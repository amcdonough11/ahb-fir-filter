==> flow/design.v <==
`timescale 1ns / 10ps
module controller #(
    parameter HIGH_PASS_FILTER = 0
)(
    input logic clk,
    input logic n_rst,
    input logic dr,
    input logic lc,
    input logic overflow,
    output logic cnt_up,
    output logic clear,
    output logic modwait,
    output logic [2:0] op,
    output logic [3:0] src1,
    output logic [3:0] src2,
    output logic [3:0] dest,
    output logic err
);
typedef enum logic [5:0] {
    IDLE,
    EIDLE,
    LOAD_F0,
    WAIT_F0,
    LOAD_F1,
    WAIT_F1,
    LOAD_F2,
    WAIT_F2,
    LOAD_F3,
    CHECK_DR1,
    CLEAR_R0,
    S3_TO_S4,
    S2_TO_S3,
    S1_TO_S2,
    LOAD_S1,
    S1_MUL_F0,
    S2_MUL_F1,
    S2_ADD_S1,
    S3_MUL_F2,
    S3_ADD_S2,
    S4_MUL_F3,
    S4_ADD_S3
} state_t;
state_t state, next_state;
logic next_modwait;
always_ff @ (posedge clk, negedge n_rst) begin
    if(~n_rst) begin
        state <= IDLE;
        modwait <= 0;
    end
    else begin
        state <= next_state;
        modwait <= next_modwait;
    end
end
always_comb begin
    next_state = state;
    next_modwait = modwait;
    case(state)
        IDLE: begin
            if(lc) next_state = LOAD_F0;
            if(dr) next_state = CHECK_DR1;
            next_modwait = (lc | dr) ? 1 : 0;
        end
        EIDLE: begin
            if(lc) next_state = LOAD_F0;
            if(dr) next_state = CHECK_DR1;
            next_modwait = (lc | dr) ? 1 : 0;
        end
        LOAD_F0: begin
                next_state = WAIT_F0; 
                next_modwait = 0;
        end
        WAIT_F0: begin
            next_state = lc ? LOAD_F1 : WAIT_F0;
            next_modwait = (lc) ? 1 : 0;
        end
        LOAD_F1: begin 
            next_state = WAIT_F1;
            next_modwait = 0; 
        end
        WAIT_F1: begin
            next_state = lc ? LOAD_F2 : WAIT_F1;
            next_modwait = (lc) ? 1 : 0;
        end
        LOAD_F2: begin 
            next_state = WAIT_F2;
            next_modwait = 0;
        end
        WAIT_F2: begin
            next_state = lc ? LOAD_F3 : WAIT_F2;
            next_modwait = (lc) ? 1 : 0;
        end
        LOAD_F3: begin 
            next_state = IDLE;
            next_modwait = 0;
        end
        CHECK_DR1:begin
            if(~dr) next_state = EIDLE; next_modwait = 0;
            if(dr) next_state = CLEAR_R0; next_modwait = 1;
        end
        CLEAR_R0: begin 
            next_state = overflow ? EIDLE : S3_TO_S4;
            next_modwait = 1;
        end
        S3_TO_S4: begin
            next_state = overflow ? EIDLE : S2_TO_S3;
            next_modwait = 1;
        end
        S2_TO_S3: next_state = overflow ? EIDLE : S1_TO_S2;
        S1_TO_S2: next_state = overflow ? EIDLE : LOAD_S1;
        LOAD_S1: begin
            next_state = overflow ? EIDLE : S1_MUL_F0;
            next_modwait = (overflow) ? 0 : 1;
        end
        S1_MUL_F0: begin 
            next_state = overflow ? EIDLE : S2_MUL_F1;
            next_modwait = (overflow) ? 0 : 1;
        end
        S2_MUL_F1: begin
            next_state = overflow ? EIDLE : S2_ADD_S1;
            next_modwait = (overflow) ? 0 : 1;
        end
        S2_ADD_S1: begin
            next_state = overflow ? EIDLE : S3_MUL_F2;
            next_modwait = (overflow) ? 0 : 1;
        end
        S3_MUL_F2: begin
            next_state = overflow ? EIDLE : S3_ADD_S2;
            next_modwait = (overflow) ? 0 : 1;
        end
        S3_ADD_S2: begin
            next_state = overflow ? EIDLE : S4_MUL_F3;
            next_modwait = (overflow) ? 0 : 1;
        end
        S4_MUL_F3: begin
            next_state = overflow ? EIDLE : S4_ADD_S3;
            next_modwait = (overflow) ? 0 : 1;
        end
        S4_ADD_S3: begin
            next_state = overflow ? EIDLE : IDLE;
            next_modwait = (overflow) ? 0 : 1;
        end
        default : begin
            next_state = IDLE;
            next_modwait = 0;
        end
    endcase
end
always_comb begin
    case(state)
        IDLE: begin 
            cnt_up = 0;
            clear = 0;
            err = 0;
            op = 3'b0;
            src1 = 0;
            src2 = 0;
            dest = 0;
        end
        EIDLE: begin 
            cnt_up = 0;
            clear = 0;
            err = 1;
            op = 3'b0;
            src1 = 0;
            src2 = 0;
            dest = 0;
        end
        LOAD_F0: begin 
            cnt_up = 0;
            clear = 1;
            err = 0;
            op = 3'b011;
            src1 = 0;
            src2 = 12;
            dest = 5;
        end
        WAIT_F0: begin 
            cnt_up = 0;
            clear = 1;
            err = 0;
            op = 3'b0;
            src1 = 0;
            src2 = 12;
            dest = 5;
        end
        LOAD_F1: begin 
            cnt_up = 0;
            clear = 1;
            err = 0;
            op = 3'b011;
            src1 = 0;
            src2 = 12;
            dest = 6;
        end
        WAIT_F1: begin 
            cnt_up = 0;
            clear = 1;
            err = 0;
            op = 3'b0;
            src1 = 0;
            src2 = 12;
            dest = 6;
        end
        LOAD_F2: begin 
            cnt_up = 0;
            clear = 1;
            err = 0;
            op = 3'b011;
            src1 = 0;
            src2 = 12;
            dest = 7;
        end
        WAIT_F2: begin 
            cnt_up = 0;
            clear = 1;
            err = 0;
            op = 3'b0;
            src1 = 0;
            src2 = 12;
            dest = 7;
        end
        LOAD_F3: begin 
            cnt_up = 0;
            clear = 1;
            err = 0;
            op = 3'b011;
            src1 = 0;
            src2 = 12;
            dest = 8;
        end
        CHECK_DR1: begin 
            cnt_up = 0;
            clear = 0;
            err = 0;
            op = 3'b010;
            src1 = 0;
            src2 = 0;
            dest = 13;
        end
        CLEAR_R0: begin 
            cnt_up = 0;
            clear = 0;
            err = 0;
            op = 3'b101;
            src1 = 0;
            src2 = 0;
            dest = 0;
        end
        S3_TO_S4: begin 
            cnt_up = 1;
            clear = 0;
            err = 0;
            op = 3'b001;
            src1 = 3;
            src2 = 0;
            dest = 4;
        end
        S2_TO_S3: begin 
            cnt_up = 0;
            clear = 0;
            err = 0;
            op = 3'b001;
            src1 = 2;
            src2 = 0;
            dest = 3;
        end
        S1_TO_S2: begin 
            cnt_up = 0;
            clear = 0;
            err = 0;
            op = 3'b001;
            src1 = 1;
            src2 = 0;
            dest = 2;
        end
        LOAD_S1: begin 
            cnt_up = 0;
            clear = 0;
            err = 0;
            op = 3'b001;
            src1 = 13;
            src2 = 0;
            dest = 1;
        end
        S1_MUL_F0: begin 
            cnt_up = 0;
            clear = 0;
            err = 0;
            op = 3'b110;
            src1 = 1;
            src2 = 5;
            dest = 0;
        end
        S2_MUL_F1: begin 
            cnt_up = 0;
            clear = 0;
            err = 0;
            op = 3'b110;
            src1 = 2;
            src2 = 6;
            dest = 9;
        end
        S2_ADD_S1: begin 
            cnt_up = 0;
            clear = 0;
            err = 0;
            op = (HIGH_PASS_FILTER) ?  3'b101 : 3'b100;
            src1 = 0;
            src2 = 9;
            dest = 0;
        end
        S3_MUL_F2: begin 
            cnt_up = 0;
            clear = 0;
            err = 0;
            op = 3'b110;
            src1 = 3;
            src2 = 7;
            dest = 9;
        end
        S3_ADD_S2: begin 
            cnt_up = 0;
            clear = 0;
            err = 0;
            op = 3'b100;
            src1 = 0;
            src2 = 9;
            dest = 0;
        end
        S4_MUL_F3: begin 
            cnt_up = 0;
            clear = 0;
            err = 0;
            op = 3'b110;
            src1 = 4;
            src2 = 8;
            dest = 9;
        end
        S4_ADD_S3: begin 
            cnt_up = 0;
            clear = 0;
            err = 0;
            op = (HIGH_PASS_FILTER) ?  3'b101 : 3'b100;
            src1 = 0;
            src2 = 9;
            dest = 0;
        end
        default: begin 
            cnt_up = 0;
            clear = 0;
            err = 0;
            op = 3'b0;
            src1 = 0;
            src2 = 0;
            dest = 0;
        end
    endcase
end
endmodule
======== Tool chain data of controller ========
What the tools print for controller, step after step.
Lines are those of the file above, counted from 1.
Operators: Yosys type, input widths -> output width; for muxes data width and select width s.
Cell names lack the library's common part.
The mark - stands for no value.
set-up
  top module .............................. controller
  clock port .............................. clk
  library ................................. sky130hd
  corner .................................. tt_025C_1v80

======== Word level ========
Counts by Yosys on the flattened word-level netlist (proc, flatten, opt, wreduce; memories kept). Register bits leave out memories and registers merged into their read ports (data or address). Print and check cells are left out. Cells with the same type and inputs are merged into one.
Memory sizes are those after Yosys's memory passes, which may raise the word count (mostly to a power of two), join words into wider ones and drop unused or constant bits.
word-level totals
  bits in read-only memories .............. 576
  register bits ........................... 7
  memory cells ............................ 1
  bits in writable memories ............... 0
  output and inout port bits .............. 19
  word width x clocked read ports ......... 0
  latch bits .............................. 0
memory list
  memory            words  bits a word  rd ports  write ports  line  RTL
  (name not given)  32     18           1         0            150   case(state)
cells by class
  $add $sub $neg .......................... 0
  muxes and demuxes ....................... 24
  bitwise logic cells ..................... 1
  shift operators ......................... 0
  reduce/logical cells .................... 6
  $mul .................................... 0
  equal/unequal tests ..................... 21
  magnitude comparators ................... 0
  div/mod/pow operators ................... 0
operators with widths
  cell                count
  $pmux 6 s20         1
  $eq 6x4->1 const B  7
  $eq 6x5->1 const B  6
  $mux 5              6
  $mux 4              7
  $eq 6x3->1 const B  4
  $mux 18             1
  $eq 6x2->1 const B  2
  $mux 6              2
  $reduce_or 8->1     1
  $reduce_or 3->1     2
  $eq 6x1->1 const B  1
  $logic_not 6->1     1
  $pmux 1 s5          1
  $reduce_or 2->1     2
  $mux 1              4
  $ne 3x1->1 const B  1
  $mux 3              1
  $mux 2              1
  $or 1x1->1          1

======== Longest topological paths ========
Yosys ltp: most cells in a row. Word level: on the elaborated netlist, between registers, memories and ports. Mapped: between sequential cells and ports; inverters and the memories' decode and read muxes count.
logic depth
  depth after elaboration ................. 3
  ABC_AREA ................................ 0
  gate-level depth with buffers ........... 6
  mapped depth without buffers ............ 4

======== Netlist ========
The flow's flattened synthesis, as Yosys stat reports it; memories are mapped. The netlist is that of the ABC_AREA named above (0 if unset); the other value can give another one.
mapped netlist
  flip-flops .............................. 6
  mapped cells ............................ 138
  chip area (Yosys) ....................... 899.6 µm²
cells by type
  cell       count  area in all (µm²)
  dfrtp_1    6      150.144
  nand2_1    20     75.072
  nor2_1     16     60.058
  a21oi_1    11     55.053
  o21ai_0    11     55.053
  buf_2      10     50.048
  nand3_1    7      35.034
  nor2b_1    4      25.024
  a22oi_1    3      22.522
  buf_6      2      22.522
  nor3_1     4      20.019
  a31oi_1    3      18.768
  nand2b_1   3      18.768
  a2bb2oi_1  2      17.517
  o31a_1     2      17.517
  o32ai_1    2      17.517
  a2bb2oi_2  1      15.014
  and2b_1    2      15.014
Other cell types: 24; their cells: 29.

======== Path before layout ========
OpenSTA on the mapped netlist: ideal clock, no wires. The path of least setup slack (recovery checks aside). Input and output delay are each 20% of the period. Register names are those of the netlist, which keeps one name where synthesis merged equal registers.
timing path post-synthesis
  kind .................................... register -> output
  start ................................... register state[1]
  end ..................................... output dest[0]
  arrival time ............................ 1.299 ns
  period .................................. 2.31 ns
  required time ........................... 1.848 ns
  stages .................................. 5
  buffers on the path ..................... 1
  path delay .............................. 1.299 ns
  setup slack ............................. 0.549 ns
  external output delay ................... 0.462 ns
  time at the first pin ................... 0.000 ns
  synthesis period reached ................ 1.761 ns
"path delay" = arrival - input delay + setup time.
At an output port there is no setup time.
"stages": output pins that drive a net of the path, with the launching flip-flop's if there is one; two outputs of one cell count as two.
"synthesis period reached" is the clock period less the worst setup slack; recovery checks do not enter. This is arithmetic on one report: input and output delays are still those of the set period (20% each).
Between the ends stands the longest chain of elaborated cells between them, by number of cells; it is not shown to be the way that was timed. Of several equally long chains one is given.
Each line given opens the expression or statement behind the cell; cells for indexed reads and writes are added by Yosys, which also makes memories of some case tables.
A memory read counts as a cell of the chain, while the word-level depth stops at memories.
between the ends, post-synthesis
  cells stage by stage .................... dfrtp_1 -> buf_2 -> nor2_1 -> a21oi_1 -> o32ai_1
  length of the longest elaborated chain .. 2
ends and longest elaborated chain, post-synthesis
  item           line  RTL
  from (decl)    43    state_t state, next_state;
  from (assign)  47    state <= IDLE;
  from (assign)  51    state <= next_state;
  $mem_v2 32x18  150   case(state)
  $mux 18        150
  to (decl)      16    output logic [3:0] dest,

Memo
Re: implementation data of controller

Settings of 2 stored flow runs for module controller (sky130hd), not sorted in any way. The constraints put input and output delay at 20% of the set period each and load the outputs with 0.01 pF.

======== run 1 ========
==> flow/run.sh <==
#!/bin/bash
# the make line also repeats the synthesis and layout settings of config.mk as NAME=value (left out here)
make -C /OpenROAD-flow-scripts/flow DESIGN_CONFIG=/design/flow/config.mk WORK_HOME=/design/flow/orfs CLKGATE_MAP_FILE= finish
==> flow/config.mk <==
export PLATFORM = sky130hd
export DESIGN_NAME = controller
export DESIGN_NICKNAME = controller
export VERILOG_FILES = /design/flow/design.v
export SDC_FILE = /design/flow/constraint.sdc
export NUM_CORES = 4
export LEC_CHECK = 0
export ABC_AREA = 0
export CAP_MARGIN = 20
export CORE_ASPECT_RATIO = 1.45
export CORE_MARGIN = 2
export CORE_UTILIZATION = 71
export CTS_CLUSTER_DIAMETER = 213
export MIN_ROUTING_LAYER = met2
export PLACE_DENSITY = 0.47
export SLEW_MARGIN = 20
==> flow/constraint.sdc <==
create_clock -name core_clock -period 3.05 [get_ports {clk}]
set_input_delay 0.6100 -clock core_clock [delete_from_list [all_inputs] [get_ports {clk}]]
set_output_delay 0.6100 -clock core_clock [all_outputs]
set_load 0.01 [all_outputs]

-------- run 1 --------
  not finished: placement ended with error GPL-0301

======== run 2 ========
==> flow/run.sh <==
#!/bin/bash
# the make line also repeats the synthesis and layout settings of config.mk as NAME=value (left out here)
make -C /OpenROAD-flow-scripts/flow DESIGN_CONFIG=/design/flow/config.mk WORK_HOME=/design/flow/orfs CLKGATE_MAP_FILE= finish
==> flow/config.mk <==
export PLATFORM = sky130hd
export DESIGN_NAME = controller
export DESIGN_NICKNAME = controller
export VERILOG_FILES = /design/flow/design.v
export SDC_FILE = /design/flow/constraint.sdc
export NUM_CORES = 4
export LEC_CHECK = 0
export CAP_MARGIN = 20
export CELL_PAD_IN_SITES_GLOBAL_PLACEMENT = 0
export CORE_MARGIN = 2
export CORE_UTILIZATION = 63
export CTS_CLUSTER_SIZE = 35
export GPL_ROUTABILITY_DRIVEN = 1
export PLACE_DENSITY_LB_ADDON = 0.24
export SLEW_MARGIN = 40
export TNS_END_PERCENT = 70
==> flow/constraint.sdc <==
create_clock -name core_clock -period 1.82 [get_ports {clk}]
set_input_delay 0.3640 -clock core_clock [delete_from_list [all_inputs] [get_ports {clk}]]
set_output_delay 0.3640 -clock core_clock [all_outputs]
set_load 0.01 [all_outputs]

-------- run 2 --------
  not finished: placement ended with error DPL-0038
